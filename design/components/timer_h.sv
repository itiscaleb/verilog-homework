==> flow/design.v <==
module dff_pos(
    input d,
    input clk,
    input reset,
    output logic q
);
    always_ff @(posedge clk)
    begin
        if(reset) q <= 1'b0;
        else      q <= d;
    end
endmodule
module ten_digit(
    input clk,
    input reset,
    input c_in,
    output [2:0] q,
    output carry
);
    logic a, b, c, da, db, dc;
    dff_pos dff_posA(
        .d(da),
        .clk(clk),
        .reset(reset),
        .q(a)
    );
    dff_pos dff_posB(
        .d(db),
        .clk(clk),
        .reset(reset),
        .q(b)
    );
    dff_pos dff_posC(
        .d(dc),
        .clk(clk),
        .reset(reset),
        .q(c)
    );
    assign da = ~c_in & a | c_in & (a&~c | b&c);
    assign db = ~c_in & b | c_in & (b&~c | ~a&~b&c);
    assign dc = ~c_in & c | c_in & (~c);
    assign carry  = c_in & a&~b&c;
    assign q [2:0] = {a, b, c};
endmodule
module timer_h(
    input clk, reset,
    output [2:0] min_tens, hour_tens,
    output [3:0] min_units, hour_units
);
    logic min_units_c, hour_units_c, min_tens_c, hour_tens_c;
    logic _reset;
    unit_digit min_unit(
        .clk(clk),
        .reset(_reset),
        .c_in(1'b1),
        .q(min_units),
        .carry(min_units_c)
    );
    ten_digit min_ten(
        .clk(clk),
        .reset(_reset),
        .c_in(min_units_c),
        .q(min_tens),
        .carry(min_tens_c)
    );
    unit_digit hour_unit(
        .clk(clk),
        .reset(_reset),
        .c_in(min_tens_c),
        .q(hour_units),
        .carry(hour_units_c)
    );
    ten_digit hour_ten(
        .clk(clk),
        .reset(_reset),
        .c_in(hour_units_c),
        .q(hour_tens),
        .carry(hour_tens_c)
    );
    assign _reset =  hour_tens[1] && hour_units[2] | reset;
endmodule
module unit_digit(
    input clk,
    input reset,
    input c_in,
    output [3:0] q,
    output carry
);
    logic a, b, c, d, da, db, dc ,dd;
    dff_pos dff_posA(
        .d(da),
        .clk(clk),
        .reset(reset),
        .q(a)
    );
    dff_pos dff_posB(
        .d(db),
        .clk(clk),
        .reset(reset),
        .q(b)
    );
    dff_pos dff_posC(
        .d(dc),
        .clk(clk),
        .reset(reset),
        .q(c)
    );
    dff_pos dff_posD(
        .d(dd),
        .clk(clk),
        .reset(reset),
        .q(d)
    );
    assign da = ~c_in & a | c_in & (a&~d | b&c&d);
    assign db = ~c_in & b | c_in & (b&~c | b&~d | ~b&c&d);
    assign dc = ~c_in & c | c_in & (c&~d | ~a&~c&d);
    assign dd = ~c_in & d | c_in & ~d;
    assign carry  = c_in & a&~b&~c&d;
    assign q [3:0] = {a, b, c, d};
endmodule
# From RTL to reports: timer_h
# What the tools print for timer_h, step after step.
# Line numbers count from 1 in the design file above.
# Operators carry their Yosys type and port widths (W data, S select, Z words).
# Cell names lack the library's common part.
# A cell with - has no value.
[design]
design = "timer_h"
clock = "clk"
library = "sky130hd"
lib_corner = "tt_025C_1v80"

# Word level
# Counts by Yosys on the flattened word-level netlist (proc, flatten, opt, wreduce; memories kept). Register bits leave out memories and registers merged into their read ports (data or address); mux counts leave out enables and synchronous resets folded into registers. Print and check cells are left out. Cells with the same type and inputs are merged into one.
[word_totals]
input_bits = 2
reg_bits = 14
[op_classes]
bitwise = 100
n_reduce_logical = 1
[op_table]
columns = ["op", "count"]
rows = [
  ["$and A1 B1 Y1", 60],
  ["$or A1 B1 Y1", 23],
  ["$not A1 Y1", 17],
  ["$logic_and A1 B1 Y1", 1],
]

# Logic depth
# Longest topological path by Yosys (ltp), each cell counted once; first at word level (registers and memories cut), then after technology mapping (sequential cells cut; the memories' decode and read muxes count).
[logic_depth]
ltp_word = 14
abc_area = 0
ltp_mapped = 6
mapped_depth_nobuf = 6

# Mapped cells and area
# Source: synth_stat.txt of the flow (Yosys; design flattened, memories mapped). It holds for the ABC_AREA given above (unset counts as 0); a run with the other value may have another netlist.
[types]
columns = ["cell", "count", "area_total_um2"]
rows = [
  ["dfxtp_1", 14, 280.269],
  ["buf_4", 14, 105.101],
  ["nor2_1", 12, 45.043],
  ["mux2i_1", 4, 40.038],
  ["ha_1", 3, 37.536],
  ["nor2b_1", 4, 25.024],
  ["a21oi_1", 4, 20.019],
  ["and4b_1", 2, 20.019],
  ["and4bb_4", 1, 16.266],
  ["mux2_4", 1, 15.014],
  ["nor3b_1", 2, 15.014],
  ["nand2_1", 3, 11.261],
  ["and4_2", 1, 10.01],
  ["nand3_1", 2, 10.01],
  ["nand3_2", 1, 10.01],
  ["xor2_1", 1, 8.758],
  ["inv_1", 2, 7.507],
  ["o21a_1", 1, 7.507],
  ["buf_2", 1, 5.005],
]
[synth_totals]
stdcells = 73
n_buf = 15
yosys_area_um2 = 689.4
flip_flops = 14
seqArea_um2 = 280.3
# By module: a second synthesis without flattening, with its own total; a netlist apart from the flattened one above.
[hier_totals]
cells_unflattened = 74
hier_area_um2 = 849.6
# Rows give one instance, submodules left out.
[by_module]
columns = ["module", "seq_area_um2", "instances", "mod_area_um2", "cells"]
rows = [
  ["dff_pos", 20.0, 14, 33.8, 2],
  ["unit_digit", 0.0, 2, 111.4, 13],
  ["ten_digit", 0.0, 2, 71.3, 9],
  ["timer_h", 0.0, 1, 11.3, 2],
]

# Worst setup path after synthesis
# Path of least setup slack by OpenSTA after synthesis, without wires, with an ideal clock, recovery checks aside; 20% of the period is set as input and as output delay. Where synthesis merged equal registers, the netlist keeps one of their names.
[synth_timing]
kind = "register -> register"
from = "register min_unit.dff_posB.q"
to = "register (name not given)"
setup_ns = 0.117
tclk_ns = 1.77
slack_ns = 0.383
required_ns = 1.653
t_arrival_ns = 1.270
delay_ns = 1.387
driving_pins = 6
period_less_setup_slack_ns = 1.387
# "delay_ns" is the arrival time less input delay plus setup time.
# "driving_pins": output pins that drive a net of the path, with the launching flip-flop's if there is one; two outputs of one cell count as two.
# "period_less_setup_slack_ns" = period - worst setup slack (recovery checks aside). The figure is calculated, with input and output delays left at 20% of the set period.
[synth_via]
path_cell_list = "dfxtp_1 -> and4bb_4 -> and4_2 -> ha_1 -> mux2i_1 -> nor2_1"
[synth_lines]
columns = ["item", "line", "source"]
rows = [
  ["start, declared", 5, "output logic q"],
  ["start, assigned", 9, "if(reset) q <= 1'b0;"],
  ["start, assigned", 10, "else      q <= d;"],
]
# Chain of elaborated cells between the ends: none given.

# Worst path after layout
# From the final timing report of entry A: the path of least setup slack in the routed layout; clock arrival at registers is part of the times.
[layout_timing]
kind = "register -> register"
from = "register (name not given)"
to = "register (name not given)"
required_ns = 1.59
t_arrival_ns = 1.56
slack_ns = 0.03
driving_pins = 6
setup_ns = 0.10
tclk_ns = 1.43
[layout_via]
path_cell_list = "dfxtp_1 -> and4bb_4 -> and4_2 -> ha_4 -> mux2i_1 -> nor2_1"
# Chain of elaborated cells between the ends: none given.

# Measured data: module timer_h, platform sky130hd, 2 stored runs of the flow under differing settings, order arbitrary. Input and output delays are each 20% of the period that was set; the output load is 0.01 pF.
# "period_less_ws_ns" = clock period - worst setup slack. The figure is calculated, with input and output delays left at 20% of the set period.
# "worst_setup_path_time_ns" means the part of the period allowed to the worst setup path (the constraints hold back 20% at inputs and 20% at outputs) less its slack; where the path has registers, the arrival times of their clocks count too.
# "final_power_uw" is the tool's figure for a default switching activity; nothing was simulated.

[[run]]
name = "entry A"
[run.settings]
period_ns = 1.43
CORE_UTILIZATION = 60
CAP_MARGIN = 20
CORE_MARGIN = 2
SLEW_MARGIN = 20
[run.results]
post_route_util_frac = 0.775
period_less_ws_ns = 1.398
final_setup_ws_ns = 0.032
final_power_uw = 602.2
synthArea_um2 = 689.4
worst_setup_path_time_ns = 1.40
path_kind = "register -> register"
design.die.area_um2 = 1436.0
holdWs_ns = 0.499
layout_stdcell_area_um2 = 849.6
total_negative_slack_ns = 0.000

[[run]]
name = "entry B"
[run.settings]
period_ns = 2.08
CORE_UTILIZATION = 70
PLACE_DENSITY_LB_ADDON = 0.24
CORE_ASPECT_RATIO = 1.45
CORE_MARGIN = 10
CELL_PAD_IN_SITES_DETAIL_PLACEMENT = 2
MIN_ROUTING_LAYER = "met1"
CAP_MARGIN = 20
SLEW_MARGIN = 20
[run.results]
outcome = "not finished: floorplanning ended with error PDN-0185"
